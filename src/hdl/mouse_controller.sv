==> flow/design.v <==
`timescale 1ns/1ps
`default_nettype none
module mouse_controller
    (
        input wire clk_i, reset_i,
        inout wire ps2d_io, ps2c_io,
        output logic [8:0] x_velocity_o, y_velocity_o,
        output logic [2:0] btn_o,
        output logic done_o
    );
    typedef enum logic [2:0] {
        SEND_INIT_PACKET,
        WAIT,
        RECEIVE_INIT_PACKET,
        RECEIVE_PACKET_1,
        RECEIVE_PACKET_2,
        RECEIVE_PACKET_3,
        DONE
    } state_d;
    state_d state_reg, state_next;
    logic tx_en;
    logic [7:0] rx_data, tx_data;
    logic rx_done, tx_done;
    ps2_rxtx PS2RXTX(
        .clk_i(clk_i),
        .reset_i(reset_i),
        .tx_en_i(tx_en),
        .tx_data_i(tx_data),
        .ps2d_io(ps2d_io),
        .ps2c_io(ps2c_io),
        .rx_data_o(rx_data),
        .rx_done_o(rx_done),
        .tx_done_o(tx_done)
    );
    logic [8:0] x_velocity_reg, x_velocity_next;
    logic [8:0] y_velocity_reg, y_velocity_next;
    logic [2:0] btn_mouse_reg, btn_mouse_next;
    always_ff @(posedge clk_i, posedge reset_i) begin
        if (reset_i) begin
            state_reg <= SEND_INIT_PACKET;
            x_velocity_reg <= 0;
            y_velocity_reg <= 0;
            btn_mouse_reg <= 0;
        end else begin
            state_reg <= state_next;
            x_velocity_reg <= x_velocity_next;
            y_velocity_reg <= y_velocity_next;
            btn_mouse_reg <= btn_mouse_next;
        end
    end
    always_comb begin
        state_next = state_reg;
        tx_en = 0;
        done_o = 0;
        x_velocity_next = x_velocity_reg;
        y_velocity_next = y_velocity_reg;
        btn_mouse_next = btn_mouse_reg;
        case (state_reg)
            SEND_INIT_PACKET : begin
                tx_en = 1;
                state_next = WAIT;
            end
            WAIT : begin
                if (tx_done) begin
                    state_next = RECEIVE_INIT_PACKET;
                end
            end
            RECEIVE_INIT_PACKET : begin
                if (rx_done) begin
                    state_next = RECEIVE_PACKET_1;
                end
            end
            RECEIVE_PACKET_1 : begin
                if (rx_done) begin
                    x_velocity_next[8] = rx_data[4];
                    y_velocity_next[8] = rx_data[5];
                    btn_mouse_next = rx_data[2:0];
                    state_next = RECEIVE_PACKET_2;
                end
            end
            RECEIVE_PACKET_2 : begin
                if (rx_done) begin
                    x_velocity_next[7:0] = rx_data;
                    state_next = RECEIVE_PACKET_3;
                end
            end
            RECEIVE_PACKET_3 : begin
                if (rx_done) begin
                    y_velocity_next[7:0] = rx_data;
                    state_next = DONE;
                end
            end
            DONE : begin
                done_o = 1;
                state_next = RECEIVE_PACKET_1;
            end
            default : begin
                state_next = SEND_INIT_PACKET;
            end
        endcase
    end
    assign tx_data = 8'hF4;
    assign x_velocity_o = x_velocity_reg;
    assign y_velocity_o = y_velocity_reg;
    assign btn_o = btn_mouse_reg;
endmodule
`timescale 1ns/1ps
`default_nettype none
module ps2_rx
    (
        input wire clk_i, reset_i,
        input wire rx_en_i,
        input wire ps2d_i, ps2c_i,
        output logic [7:0] rx_data_o,
        output logic done_o
    );
    typedef enum logic [1:0] {
        IDLE,
        DATA,
        DONE
    } state_d;
    state_d state_reg, state_next;
    logic [7:0] filter_reg, filter_next;
    logic filter_ps2c_reg, filter_ps2c_next;
    logic falling_edge;
    logic [10:0] rx_data_reg, rx_data_next;
    logic [3:0] bit_count_reg, bit_count_next;
    always_ff @(posedge clk_i, posedge reset_i) begin
        if (reset_i) begin
            state_reg <= IDLE;
            filter_reg <= 0;
            bit_count_reg <= 0;
            filter_ps2c_reg <= 0;
            rx_data_reg <= 0;
        end else begin
            state_reg <= state_next;
            bit_count_reg <= bit_count_next;
            filter_reg <= filter_next;
            filter_ps2c_reg <= filter_ps2c_next;
            rx_data_reg <= rx_data_next;
        end
    end
    always_comb begin
        state_next = state_reg;
        bit_count_next = bit_count_reg;
        rx_data_next = rx_data_reg;
        done_o = 0;
        case (state_reg)
            IDLE : begin
                if (rx_en_i & falling_edge) begin
                    rx_data_next = {ps2d_i, rx_data_reg[10:1]};
                    bit_count_next = 4'b1001;
                    state_next = DATA;
                end
            end
            DATA : begin
                if (falling_edge) begin
                    rx_data_next = {ps2d_i, rx_data_reg[10:1]};
                    if (bit_count_reg == 0) begin
                        state_next = DONE;
                    end else begin
                        bit_count_next = bit_count_reg - 1;
                    end
                end
            end
            DONE : begin
                done_o = 1;
                state_next = IDLE;
            end
        endcase
    end
    assign filter_next = {ps2c_i, filter_reg[7:1]};
    assign filter_ps2c_next = (filter_reg==8'b11111111) ? 1'b1 :
                              (filter_reg==8'b00000000) ? 1'b0 : filter_ps2c_reg;
    assign falling_edge = filter_ps2c_reg & ~filter_ps2c_next;
    assign rx_data_o = rx_data_reg[8:1];
endmodule
`timescale 1ns/1ps
`default_nettype none
module ps2_rxtx
    (
        input wire clk_i, reset_i,
        input wire tx_en_i,
        input wire [7:0] tx_data_i,
        inout wire ps2d_io, ps2c_io,
        output logic [7:0] rx_data_o,
        output logic rx_done_o, tx_done_o
    );
    logic tx_idle;
    ps2_rx PS2_RX (
        .clk_i(clk_i),
        .reset_i(reset_i),
        .rx_en_i(tx_idle),
        .ps2d_i(ps2d_io),
        .ps2c_i(ps2c_io),
        .rx_data_o(rx_data_o),
        .done_o(rx_done_o)
    );
    ps2_tx PS2_TX (
        .clk_i(clk_i),
        .reset_i(reset_i),
        .tx_en_i(tx_en_i),
        .ps2d_io(ps2d_io),
        .ps2c_io(ps2c_io),
        .tx_data_i(tx_data_i),
        .idle_o(tx_idle),
        .done_o(tx_done_o)
    );
endmodule
`timescale 1ns/1ps
`default_nettype none
module ps2_tx
    (
        input wire clk_i, reset_i,
        input wire tx_en_i,
        inout wire ps2d_io, ps2c_io,
        input wire [7:0] tx_data_i,
        output logic idle_o, done_o
    );
    typedef enum logic [2:0] {
        IDLE,
        REQUEST_TO_SEND,
        START,
        DATA,
        STOP
    } state_d;
    state_d state_reg, state_next;
    logic [7:0] filter_reg, filter_next;
    logic filter_ps2c_reg, filter_ps2c_next;
    logic falling_edge;
    logic [8:0] tx_data_reg, tx_data_next;
    logic ps2d_tri, ps2c_tri;
    logic ps2d, ps2c;
    logic parity;
    logic [13:0] delay_count_reg, delay_count_next;
    logic [3:0] bit_count_reg, bit_count_next;
    logic tx_en = tx_en_i;
    always_ff @(posedge clk_i, posedge reset_i) begin
        if (reset_i) begin
            state_reg <= IDLE;
            filter_reg <= 0;
            delay_count_reg <= 0;
            bit_count_reg <= 0;
            filter_ps2c_reg <= 0;
            tx_data_reg <= 0;
        end else begin
            state_reg <= state_next;
            delay_count_reg <= delay_count_next;
            bit_count_reg <= bit_count_next;
            filter_reg <= filter_next;
            filter_ps2c_reg <= filter_ps2c_next;
            tx_data_reg <= tx_data_next;
        end
    end
    always_comb begin
        state_next = state_reg;
        delay_count_next = delay_count_reg;
        bit_count_next = bit_count_reg;
        tx_data_next = tx_data_reg;
        delay_count_next = delay_count_reg;
        ps2d = 1;
        ps2c = 1;
        ps2d_tri = 0;
        ps2c_tri = 0;
        idle_o = 0;
        done_o = 0;
        case (state_reg)
            IDLE : begin
                idle_o = 1;
                if (tx_en) begin
                    delay_count_next = 14'b11111111111111;  
                    bit_count_next = 4'b1000;
                    tx_data_next = {parity, tx_data_i};
                    state_next = REQUEST_TO_SEND;
                end
            end
            REQUEST_TO_SEND : begin
                ps2c_tri = 1;
                ps2c = 0;
                delay_count_next = delay_count_reg - 1;
                if (delay_count_next == 0) begin
                    state_next = START;
                end
            end
            START : begin
                ps2d_tri = 1;
                ps2d = 0;
                if (falling_edge) begin
                    state_next = DATA;
                end
            end
            DATA : begin
                ps2d_tri = 1;
                ps2d = tx_data_reg[0];
                if (falling_edge) begin
                    tx_data_next = {1'b0, tx_data_reg[8:1]};
                    if (bit_count_reg == 0) begin
                        state_next = STOP;
                    end else begin
                        bit_count_next = bit_count_reg - 1;
                    end
                end
            end
            STOP : begin
                if (falling_edge) begin
                    done_o = 1;
                    state_next = IDLE;
                end
            end
            default : begin
                state_next = IDLE;
            end
        endcase
    end
    assign filter_next = {ps2c_io, filter_reg[7:1]};
    assign filter_ps2c_next = (filter_reg==8'b11111111) ? 1'b1 :
                              (filter_reg==8'b00000000) ? 1'b0 : filter_ps2c_reg;
    assign falling_edge = ~filter_ps2c_next & filter_ps2c_reg;
    assign parity = ~(^tx_data_i);
    assign ps2d_io = ps2d_tri ? ps2d : 1'bz;
    assign ps2c_io = ps2c_tri ? ps2c : 1'bz;
endmodule
Reports on mouse_controller
What the tools print for mouse_controller, step after step.
Line numbers count from 1 in the design file above.
Operators: Yosys type, input widths -> output width; for muxes data width and select width s.
{"block": "inputs", "top": "mouse_controller", "clock": "clk_i", "library": "sky130hd", "lib_corner": "tt_025C_1v80"}

Word-level counts
Counts by Yosys on the flattened word-level netlist (proc, flatten, opt, wreduce; memories kept). Register bits leave out memories and registers merged into their read ports (data or address). Print and check cells are left out. Cells with the same type and inputs are merged into one.
{"block": "bits", "ff_bits": 89, "input_bits": 2, "out_inout_bits": 24, "word_cells": 128}
{"block": "op_classes", "addsub": 3, "n_eq": 30, "n_mux": 49, "bitwise": 5, "n_reduce_logical": 24}
{"block": "ops", "cell": "$mux 3", "count": 11}
{"block": "ops", "cell": "$pmux 14 s2", "count": 1}
{"block": "ops", "cell": "$mux 4", "count": 6}
{"block": "ops", "cell": "$ne 2x2->1 const B", "count": 11}
{"block": "ops", "cell": "$pmux 11 s2", "count": 1}
{"block": "ops", "cell": "$mux 11", "count": 2}
{"block": "ops", "cell": "$pmux 3 s7", "count": 1}
{"block": "ops", "cell": "$pmux 9 s2", "count": 1}
{"block": "ops", "cell": "$mux 9", "count": 2}
{"block": "ops", "cell": "$eq 8x8->1 const B", "count": 2}
{"block": "ops", "cell": "$logic_not 8->1", "count": 2}
{"block": "ops", "cell": "$pmux 4 s2", "count": 2}
{"block": "ops", "cell": "$pmux 3 s5", "count": 1}
{"block": "ops", "cell": "$mux 1", "count": 15}
{"block": "ops", "cell": "$sub 14x1->14 const B", "count": 1}
{"block": "ops", "cell": "$logic_not 14->1", "count": 1}
{"block": "ops", "cell": "$mux 14", "count": 1}
{"block": "ops", "cell": "$eq 3x2->1 const B", "count": 4}
{"block": "ops", "cell": "$eq 3x3->1 const B", "count": 4}
{"block": "ops", "cell": "$reduce_and 4->1", "count": 3}
{"block": "ops", "cell": "$ne 2x1->1 const B", "count": 5}
{"block": "ops", "cell": "$reduce_and 2->1", "count": 4}
{"block": "ops", "cell": "$sub 4x1->4 const B", "count": 2}
{"block": "ops", "cell": "$logic_not 4->1", "count": 2}
{"block": "ops", "cell": "$reduce_bool 2->1", "count": 3}
{"block": "ops", "cell": "$eq 3x1->1 const B", "count": 2}
{"block": "ops", "cell": "$logic_not 3->1", "count": 2}
{"block": "ops", "cell": "$reduce_and 3->1", "count": 2}
Other operator kinds: 12; their cells: 17.

Logic depth
Depth = most cells in a row (Yosys ltp): at word level without a register or memory, in the mapped netlist without a sequential cell, where the memories' decode and read muxes count.
{"block": "logic_depth", "depth_word": 9, "abc_area": 1, "ltp_mapped": 12, "depth_no_buf": 12}

Mapped cells and area
Yosys stat after the flow's synthesis: flattened, memories mapped to cells. It holds for the ABC_AREA given above (unset counts as 0); a run with the other value may have another netlist.
The area totals of this step are shown rounded.
{"block": "mapped", "mapped_cells": 423, "synth_area_um2": 3760, "seq_area_um2": 2160, "flip_flops": 86, "buf_cells": 7}
{"block": "types", "cell": "sky130_fd_sc_hd__dfrtp_1", "count": 83, "type_area_um2": 2.08E+03}
{"block": "types", "cell": "sky130_fd_sc_hd__nand2_1", "count": 111, "type_area_um2": 416.65}
{"block": "types", "cell": "sky130_fd_sc_hd__o21ai_0", "count": 49, "type_area_um2": 245.235}
{"block": "types", "cell": "sky130_fd_sc_hd__inv_1", "count": 53, "type_area_um2": 198.941}
{"block": "types", "cell": "sky130_fd_sc_hd__nand3_1", "count": 31, "type_area_um2": 155.149}
{"block": "types", "cell": "sky130_fd_sc_hd__nor2_1", "count": 30, "type_area_um2": 112.608}
{"block": "types", "cell": "sky130_fd_sc_hd__dfstp_2", "count": 3, "type_area_um2": 78.826}
{"block": "types", "cell": "sky130_fd_sc_hd__o22ai_1", "count": 9, "type_area_um2": 56.304}
{"block": "types", "cell": "sky130_fd_sc_hd__ha_1", "count": 4, "type_area_um2": 50.048}
{"block": "types", "cell": "sky130_fd_sc_hd__nand3_2", "count": 3, "type_area_um2": 30.029}
{"block": "types", "cell": "sky130_fd_sc_hd__nand3b_1", "count": 4, "type_area_um2": 30.029}
{"block": "types", "cell": "sky130_fd_sc_hd__xnor2_1", "count": 3, "type_area_um2": 26.275}
{"block": "types", "cell": "sky130_fd_sc_hd__xor2_1", "count": 3, "type_area_um2": 26.275}
{"block": "types", "cell": "sky130_fd_sc_hd__nor2_2", "count": 4, "type_area_um2": 25.024}
{"block": "types", "cell": "sky130_fd_sc_hd__nand2_4", "count": 2, "type_area_um2": 22.522}
{"block": "types", "cell": "sky130_fd_sc_hd__nor2_4", "count": 2, "type_area_um2": 22.522}
{"block": "types", "cell": "sky130_fd_sc_hd__buf_12", "count": 1, "type_area_um2": 20.019}
{"block": "types", "cell": "sky130_fd_sc_hd__clkbuf_1", "count": 5, "type_area_um2": 18.768}
Not listed: further types 16, cells in them 23.

Worst setup path after synthesis
Path of least setup slack by OpenSTA after synthesis, without wires, with an ideal clock, recovery checks aside; 20% of the period is set as input and as output delay. Where synthesis merged equal registers, the netlist keeps one of their names.
{"block": "synth_timing", "kind": "flip-flop to flip-flop", "from": "register PS2RXTX.PS2_TX.delay_count_reg[0]", "to": "register PS2RXTX.PS2_TX.state_reg", "clock_period_ps": 2810, "setup_ps": 117, "t_first_pin_ps": 0, "arrival_ps": 1422, "required_ps": 2693, "path_slack_ps": 1271, "delay_ps": 1539, "driving_pins": 12, "n_path_buf": 0, "synth_period_reached_ps": 1539}
"delay_ps" = arrival - input delay + setup time.
"driving_pins" counts driving pins, that of a launching flip-flop among them; a cell with two outputs on the path counts twice.
"synth_period_reached_ps" = period - worst setup slack (recovery checks aside). The figure is calculated, with input and output delays left at 20% of the set period.
An end named without its bit number is one bit of that signal or, where synthesis recoded a state register, one of its new flip-flops.
Between the ends stands the longest chain of elaborated cells between them, by number of cells; it is not shown to be the way that was timed. Of several equally long chains one is given.
A line is the first line of the expression or statement that the cell stems from. Yosys adds cells for indexed reads and writes and turns some case tables into memories.
{"block": "synth_via", "cell_sequence": "sky130_fd_sc_hd__dfrtp_1 -> sky130_fd_sc_hd__inv_1 -> sky130_fd_sc_hd__ha_1 -> sky130_fd_sc_hd__nand2_1 -> sky130_fd_sc_hd__nor2_1 -> sky130_fd_sc_hd__nand2_1 -> sky130_fd_sc_hd__nand2_1 -> sky130_fd_sc_hd__nand4_1 -> sky130_fd_sc_hd__nor2_1 -> sky130_fd_sc_hd__nand2_1 -> sky130_fd_sc_hd__nand2_1 -> sky130_fd_sc_hd__nand2_1", "elab_chain_cells": 4, "cells_between": 6, "cone_lines": 3, "classes_between": "add/sub: 1; eq/ne: 1; mux: 2; reduce/logical: 2"}
{"block": "synth_lines", "item": "start, declared", "line_no": 235, "rtl": "logic [13:0] delay_count_reg, delay_count_next;"}
{"block": "synth_lines", "item": "start, assigned", "line_no": 242, "rtl": "delay_count_reg <= 0;"}
{"block": "synth_lines", "item": "start, assigned", "line_no": 248, "rtl": "delay_count_reg <= delay_count_next;"}
{"block": "synth_lines", "item": "$sub 14x1->14", "line_no": 280, "rtl": "delay_count_next = delay_count_reg - 1;"}
{"block": "synth_lines", "item": "$logic_not 14->1", "line_no": 281, "rtl": "if (delay_count_next == 0) begin"}
{"block": "synth_lines", "item": "$mux 3", "line_no": 281}
{"block": "synth_lines", "item": "$pmux 3 s5", "line_no": 267, "rtl": "case (state_reg)"}
{"block": "synth_lines", "item": "end, assigned", "line_no": 240, "rtl": "state_reg <= IDLE;"}
{"block": "synth_lines", "item": "end, assigned", "line_no": 247, "rtl": "state_reg <= state_next;"}
{"block": "synth_lines", "item": "end, declared", "line_no": 227, "rtl": "state_d state_reg, state_next;"}

Path in the finished layout
Path of least setup slack in the final report of stored run 2 (OpenROAD, finished layout, wires in). Where an end is a register, its clock arrival counts in the times.
The path's times are printed in steps of 10 ps; the period is the one set.
{"block": "layout_timing", "kind": "flip-flop to output port", "from": "register PS2RXTX.PS2_TX.state_reg", "to": "output ps2d_io", "clock_period_ps": 2030, "out_delay_ps": 410, "t_first_pin_ps": 350, "arrival_ps": 1400, "required_ps": 1620, "path_slack_ps": 230, "driving_pins": 4, "n_path_buf": 1}
An end named without its bit number is one bit of that signal or, where synthesis recoded a state register, one of its new flip-flops.
Between the ends stands the longest chain of elaborated cells between them, by number of cells; it is not shown to be the way that was timed. Of several equally long chains one is given.
{"block": "layout_via", "cell_sequence": "sky130_fd_sc_hd__dfrtp_1 -> sky130_fd_sc_hd__clkbuf_1 -> sky130_fd_sc_hd__nand2_1 -> sky130_fd_sc_hd__o21ai_1", "elab_chain_cells": 4, "cells_between": 6, "cone_lines": 2, "classes_between": "eq/ne: 2; mux: 3; reduce/logical: 1"}
{"block": "layout_lines", "item": "start, declared", "line_no": 227, "rtl": "state_d state_reg, state_next;"}
{"block": "layout_lines", "item": "start, assigned", "line_no": 240, "rtl": "state_reg <= IDLE;"}
{"block": "layout_lines", "item": "start, assigned", "line_no": 247, "rtl": "state_reg <= state_next;"}
{"block": "layout_lines", "item": "$eq 3x2->1", "line_no": 267, "rtl": "case (state_reg)"}
{"block": "layout_lines", "item": "$reduce_or 2->1"}
{"block": "layout_lines", "item": "$mux 1", "line_no": 267}
{"block": "layout_lines", "item": "$mux 1", "line_no": 320, "rtl": "assign ps2d_io = ps2d_tri ? ps2d : 1'bz;"}
{"block": "layout_lines", "item": "end, declared", "line_no": 6, "rtl": "inout wire ps2d_io, ps2c_io,"}

Lab notebook: mouse_controller

Record of 2 stored runs of the RTL-to-layout flow on mouse_controller, platform sky130hd. The runs are unordered. Constraints: input delay and output delay 20% of the set period each, output load 0.01 pF.
"achieved_period_ps" = clock period - worst setup slack. The figure is calculated, with input and output delays left at 20% of the set period.
By "worst_path_ps" is meant the share of the clock period that the worst setup path is allowed (20% is reserved at inputs, 20% at outputs), minus its slack. Clock arrival times at its registers enter into it.
By "design_power_mw" is meant OpenSTA's value without simulated activity: inputs other than the clock are taken to toggle once in ten clock periods, and the tool carries that through the logic.
"worst_path_ps" is known to 10 ps.
Values from the reports are rounded here.

{"run": "stored run 1", "settings": { "period_ns": 3.13, "CORE_UTILIZATION": 64, "SETUP_SLACK_MARGIN": 0.63, "PLACE_DENSITY": 0.4, "CORE_MARGIN": 7, "CELL_PAD_IN_SITES_GLOBAL_PLACEMENT": 2, "TNS_END_PERCENT": 5, "ABC_AREA": 0, "CTS_CLUSTER_SIZE": 66, "CTS_CLUSTER_DIAMETER": 255, "CAP_MARGIN": 10, "MIN_ROUTING_LAYER": "met1", "SLEW_MARGIN": 20 }, "outcome": "did not finish, placement stopped with GPL-0301"}
{"run": "stored run 2", "settings": { "period_ns": 2.03, "CORE_UTILIZATION": 55, "SETUP_SLACK_MARGIN": 0.17, "PLACE_DENSITY_LB_ADDON": 0.25, "CORE_MARGIN": 7, "CELL_PAD_IN_SITES_GLOBAL_PLACEMENT": 0, "TNS_END_PERCENT": 5, "ABC_AREA": 1, "GPL_TIMING_DRIVEN": 0, "CTS_CLUSTER_DIAMETER": 96, "CAP_MARGIN": 20, "MIN_ROUTING_LAYER": "met1", "SLEW_MARGIN": 20 }, "results": { "layout_utilization_pct": 67.6, "worst_path_ps": 1400, "critical_path_type": "flip-flop to output port", "total_die_area_um2": 9350, "timing.hold.ws_ps": 77, "design_power_mw": 3.29, "tns_setup_ps": 0, "final_stdcell_area_um2": 4390, "achieved_period_ps": 1803, "yosys.chip_area_um2": 3760, "setup_worst_slack_ps": 227 }}
