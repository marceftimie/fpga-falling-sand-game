==> flow/design.v <==
`timescale 1ns/1ps
`default_nettype none
module mouse_pixel_drawer
    #(
        parameter COLUMNS = 640,
        parameter ROWS = 480
    ) (
        input wire clk_i, reset_i,
        input wire draw_en_i,
        input wire [$clog2(COLUMNS)-1:0] mouse_x_position_i,
        input wire [$clog2(ROWS)-1:0] mouse_y_position_i,
        output logic [$clog2(COLUMNS*ROWS)-1:0] wr_address_o,
        output logic wr_en_o
    );
    logic [$clog2(COLUMNS)-1:0] pixel_x_count_reg, pixel_x_count_next;
    logic [$clog2(ROWS)-1:0] pixel_y_count_reg, pixel_y_count_next;
    logic [$clog2(COLUMNS*ROWS)-1:0] ram_wr_address_reg, ram_wr_address_next;
    always_ff @(posedge clk_i, posedge reset_i) begin
        if (reset_i) begin
            pixel_x_count_reg <= 0;
            pixel_y_count_reg <= 0;
            ram_wr_address_reg <= 0;
        end else begin
            pixel_x_count_reg <= pixel_x_count_next;
            pixel_y_count_reg <= pixel_y_count_next;
            ram_wr_address_reg <= ram_wr_address_next;
        end
    end
    always_comb begin
        pixel_x_count_next = pixel_x_count_reg;
        pixel_y_count_next = pixel_y_count_reg;
        ram_wr_address_next = ram_wr_address_reg;
        wr_en_o = 0;
        if (draw_en_i) begin
            if (((pixel_x_count_reg == mouse_x_position_i) && (pixel_y_count_reg == mouse_y_position_i)) ||
                (((pixel_x_count_reg + 1) == mouse_x_position_i) && (pixel_y_count_reg == mouse_y_position_i)) ||
                ((pixel_x_count_reg == mouse_x_position_i) && ((pixel_y_count_reg + 1) == mouse_y_position_i)) ||
                (((pixel_x_count_reg + 1) == mouse_x_position_i) && ((pixel_y_count_reg + 1) == mouse_y_position_i))) begin
                wr_en_o = 1;
                if (pixel_x_count_reg == (COLUMNS - 1)) begin
                    pixel_x_count_next = 0;
                    pixel_y_count_next = pixel_y_count_reg + 1;
                end else begin
                    pixel_x_count_next = pixel_x_count_reg + 1;
                end
                ram_wr_address_next = ram_wr_address_reg + 1;
            end else if (pixel_y_count_reg == (ROWS - 1)) begin
                pixel_x_count_next = 0;
                pixel_y_count_next = 0;
                ram_wr_address_next = 0;
            end else begin
                if (pixel_x_count_reg == (COLUMNS - 1)) begin
                    pixel_x_count_next = 0;
                    pixel_y_count_next = pixel_y_count_reg + 1;
                end else begin
                    pixel_x_count_next = pixel_x_count_reg + 1;
                end
                ram_wr_address_next = ram_wr_address_reg + 1;
            end
        end     
    end
    assign wr_address_o = ram_wr_address_reg;
endmodule
# From RTL to reports: mouse_pixel_drawer

The steps from the RTL of mouse_pixel_drawer to its reports follow in flow order.
Lines are those of the file above, counted from 1.
Not given: --

Top module: mouse_pixel_drawer
Clock port: clk_i
Cell library: sky130hd
Library corner: tt_025C_1v80

# Word-level counts

Source: Yosys, flattened and elaborated, memories not mapped. Widths are those after wreduce; folded enables and synchronous resets count as part of the registers. Registers that Yosys merges into a memory's read port (data or address) are not register bits. Print and check cells do not count. Equal cells are merged and count once.

Register bits: 38
Latch bits: 0
Bits in writable memories: 0
Bits in read-only memories: 0
Word width x clocked read ports: 0
Memories: 0
Input port bits: 22
Output and inout bits: 20
Word-level cells: 29

$add $sub $neg: 3
Multiply operators: 0
Divide/modulo/power cells: 0
Order comparisons: 0
Equality and inequality tests: 6
Shifts and indexed selects: 0
Mux-type cells: 10
Bitwise operators: 0
Reductions and logical operators: 7

Operators by type and width:

| operator                                                 | number |
| 19-bit 2-to-1 mux                                        | 2 |
| 32-bit by 10-bit == test with 1-bit output               | 1 |
| 32-bit by 9-bit == test with 1-bit output                | 1 |
| 10-bit 2-to-1 mux                                        | 3 |
| 9-bit 2-to-1 mux                                         | 3 |
| 19-bit by 1-bit adder with 19-bit output with constant B | 1 |
| 10-bit by 1-bit adder with 11-bit output with constant B | 1 |
| 10-bit == test                                           | 1 |
| 10-bit == test with constant B                           | 1 |
| 9-bit by 1-bit adder with 10-bit output with constant B  | 1 |
| 9-bit == test                                            | 1 |
| 9-bit == test with constant B                            | 1 |
| 1-bit logical AND                                        | 4 |
| 1-bit logical OR                                         | 3 |
| 1-bit 2-to-1 mux                                         | 2 |

# Logic depth

Longest topological path by Yosys (ltp), each cell counted once; first at word level (registers and memories cut), then after technology mapping (sequential cells cut; the memories' decode and read muxes count).

Depth in word-level cells: 8
ABC_AREA: 0
Depth in mapped cells: 11
Mapped depth without buffers: 9

# Synthesis result

The flow's flattened synthesis, as Yosys stat reports it; memories are mapped. The netlist is that of the ABC_AREA named above (0 if unset); the other value can give another one.

Cell count: 319
Mapped area: 2668.8 sq um
Sequential area: 950.9 sq um
Flip-flop cells: 38
Buffer cells: 17

Cells by type:

| type                       | number | area in all (sq um) |
| sky130_fd_sc_hd__dfrtp_1   | 38     | 950.912 |
| sky130_fd_sc_hd__xor2_1    | 28     | 245.235 |
| sky130_fd_sc_hd__nor2_1    | 45     | 168.912 |
| sky130_fd_sc_hd__xnor2_1   | 15     | 131.376 |
| sky130_fd_sc_hd__nand2_1   | 27     | 101.347 |
| sky130_fd_sc_hd__nand3_1   | 15     | 75.072 |
| sky130_fd_sc_hd__nand4_1   | 11     | 68.816 |
| sky130_fd_sc_hd__o21ai_0   | 13     | 65.062 |
| sky130_fd_sc_hd__a22o_1    | 6      | 52.55 |
| sky130_fd_sc_hd__a21oi_1   | 10     | 50.048 |
| sky130_fd_sc_hd__inv_1     | 13     | 48.797 |
| sky130_fd_sc_hd__and3_1    | 7      | 43.792 |
| sky130_fd_sc_hd__ha_1      | 3      | 37.536 |
| sky130_fd_sc_hd__o2bb2ai_1 | 4      | 35.034 |
| sky130_fd_sc_hd__nor4_1    | 5      | 31.28 |
| sky130_fd_sc_hd__clkbuf_1  | 8      | 30.029 |
| sky130_fd_sc_hd__a2111oi_4 | 1      | 27.526 |
| sky130_fd_sc_hd__and4_1    | 3      | 26.275 |

Other cell types: 37; their cells: 67.

# Worst setup path after synthesis

Source: OpenSTA report_checks on the synthesized netlist (no wires, ideal clock, input and output delay 20% of the period each), path of least setup slack; recovery checks are left aside. Register names are those of the netlist, which keeps one name where synthesis merged equal registers.

Path kind: flip-flop to output port
Start: reg pixel_x_count_reg[0]
End: out wr_en_o
Period: 2670 ps
Output delay: 534 ps
Time at the first pin: 0 ps
Arrival time: 2092 ps
Required time: 2136 ps
Setup slack: 44 ps
Path delay: 2092 ps
Stages on the path: 9
Path buffers: 1
Synthesis period reached: 2626 ps

"path delay" = arrival - input delay + setup time.
A path that ends at an output port has no setup time.
"stages on the path" counts driving pins, that of a launching flip-flop among them; a cell with two outputs on the path counts twice.
"synthesis period reached" = period - worst setup slack (recovery checks aside). The figure is calculated, with input and output delays left at 20% of the set period.
Between the ends stands the longest chain of elaborated cells between them, by number of cells; it is not shown to be the way that was timed. Of several equally long chains one is given.
Each line given opens the expression or statement behind the cell; cells for indexed reads and writes are added by Yosys, which also makes memories of some case tables.

Cells stage by stage: sky130_fd_sc_hd__dfrtp_1 > sky130_fd_sc_hd__ha_1 > sky130_fd_sc_hd__and3_1 > sky130_fd_sc_hd__clkbuf_1 > sky130_fd_sc_hd__xnor2_1 > sky130_fd_sc_hd__o22ai_1 > sky130_fd_sc_hd__a2111oi_4 > sky130_fd_sc_hd__nand3_1 > sky130_fd_sc_hd__a221oi_1
Length of the longest elaborated chain: 8
Elaborated cells between the ends (all ways): 12
Classes of those cells: add/sub (1); eq/ne (2); mux (2); reduce/logical (7)

RTL lines, path post-synthesis:

| item                                       | RTL line | RTL |
| start: declaration                         | 15       | `logic [$clog2(COLUMNS)-1:0] pixel_x_count_reg, pixel_x_count_next;` |
| start: assignment                          | 20       | `pixel_x_count_reg <= 0;` |
| start: assignment                          | 24       | `pixel_x_count_reg <= pixel_x_count_next;` |
| 10-bit by 1-bit adder with 11-bit output   | 36       | `(((pixel_x_count_reg + 1) == mouse_x_position_i) && (pixel_y_count_reg == mouse_y_position_i)) \|\|` |
| 32-bit by 10-bit == test with 1-bit output | 36       |  |
| 1-bit logical AND                          | 36       |  |
| 1-bit logical OR (3 in a row)              | 35       | `if (((pixel_x_count_reg == mouse_x_position_i) && (pixel_y_count_reg == mouse_y_position_i)) \|\|` |
| 1-bit 2-to-1 mux                           | 35       |  |
| 1-bit 2-to-1 mux                           | 34       | `if (draw_en_i) begin` |
| end: declaration                           | 13       | `output logic wr_en_o` |

# Path in the finished layout

From the final timing report of stored run 2: the path of least setup slack in the routed layout; clock arrival at registers is part of the times.
The path's times are printed in steps of 10 ps; the period is the one set.

Path kind: input port to output port
Start: in mouse_x_position_i[3]
End: out wr_en_o
Period: 3890 ps
External input delay: 780 ps
Output delay: 780 ps
Time at the first pin: 780 ps
Arrival time: 2900 ps
Required time: 3110 ps
Setup slack: 210 ps
Stages on the path: 8
Path buffers: 2

Between the ends stands the longest chain of elaborated cells between them, by number of cells; it is not shown to be the way that was timed. Of several equally long chains one is given.

Cells stage by stage: sky130_fd_sc_hd__clkdlybuf4s50_1 > sky130_fd_sc_hd__xor2_2 > sky130_fd_sc_hd__nor2_1 > sky130_fd_sc_hd__or3b_1 > sky130_fd_sc_hd__a2111oi_4 > sky130_fd_sc_hd__nand3_1 > sky130_fd_sc_hd__a221oi_1 > sky130_fd_sc_hd__dlygate4sd2_1
Length of the longest elaborated chain: 7
Elaborated cells between the ends (all ways): 11
Classes of those cells: eq/ne (2); mux (2); reduce/logical (7)

RTL lines, path after layout:

| item                          | RTL line | RTL |
| start: declaration            | 10       | `input wire [$clog2(COLUMNS)-1:0] mouse_x_position_i,` |
| 10-bit == test                | 35       | `if (((pixel_x_count_reg == mouse_x_position_i) && (pixel_y_count_reg == mouse_y_position_i)) \|\|` |
| 1-bit logical AND             | 35       |  |
| 1-bit logical OR (3 in a row) | 35       |  |
| 1-bit 2-to-1 mux              | 35       |  |
| 1-bit 2-to-1 mux              | 34       | `if (draw_en_i) begin` |
| end: declaration              | 13       | `output logic wr_en_o` |

==> runs of mouse_pixel_drawer <==
Stored flow runs of mouse_pixel_drawer (2 of them; Yosys, OpenROAD, sky130hd). They differ in their settings and are not a sequence. Constraints: input delay and output delay 20% of the set period each, output load 0.01 pF.
"worst path time" means the part of the period allowed to the worst setup path (the constraints hold back 20% at inputs and 20% at outputs) less its slack; where the path has registers, the arrival times of their clocks count too.
"power" rests on the timing tool's default activity at the inputs, not on a simulated workload.
"worst path time" is given in steps of 10 ps.
A setting shown as . is not set for that run.
Results: . = not shown.

| item                                      | stored run 1 | stored run 2              |
| period_ns                                 | 2.1          | 3.89                      |
| CORE_UTILIZATION                          | 57           | 26                        |
| SETUP_SLACK_MARGIN                        | 0.2          | -0.0                      |
| CORE_MARGIN                               | 2            | 2                         |
| CELL_PAD_IN_SITES_GLOBAL_PLACEMENT        | 2            | .                         |
| TNS_END_PERCENT                           | 90           | .                         |
| CAP_MARGIN                                | 20           | 20                        |
| SLEW_MARGIN                               | 25           | 20                        |
| MAX_ROUTING_LAYER                         | met4         | met4                      |
| PLACE_DENSITY_LB_ADDON                    | .            | 0.28                      |
| CORE_ASPECT_RATIO                         | .            | 0.52                      |
| GPL_ROUTABILITY_DRIVEN                    | .            | 0                         |
| CTS_CLUSTER_SIZE                          | .            | 64                        |
| CTS_CLUSTER_DIAMETER                      | .            | 328                       |
| MIN_ROUTING_LAYER                         | .            | met1                      |
| worst hold slack (ps)                     | .            | 541                       |
| chip area after synthesis (Yosys) (sq um) | .            | 2668.8                    |
| worst path time (ps)                      | .            | 2120                      |
| worst setup path type                     | .            | input port to output port |
| standard-cell area after routing (sq um)  | .            | 3459.6                    |
| worst slack on setup checks (ps)          | .            | 215                       |
| power (uW)                                | .            | 1456                      |
| full die area (sq um)                     | .            | 11135.2                   |

Stored run 1: not finished: placement ended with error GPL-0301
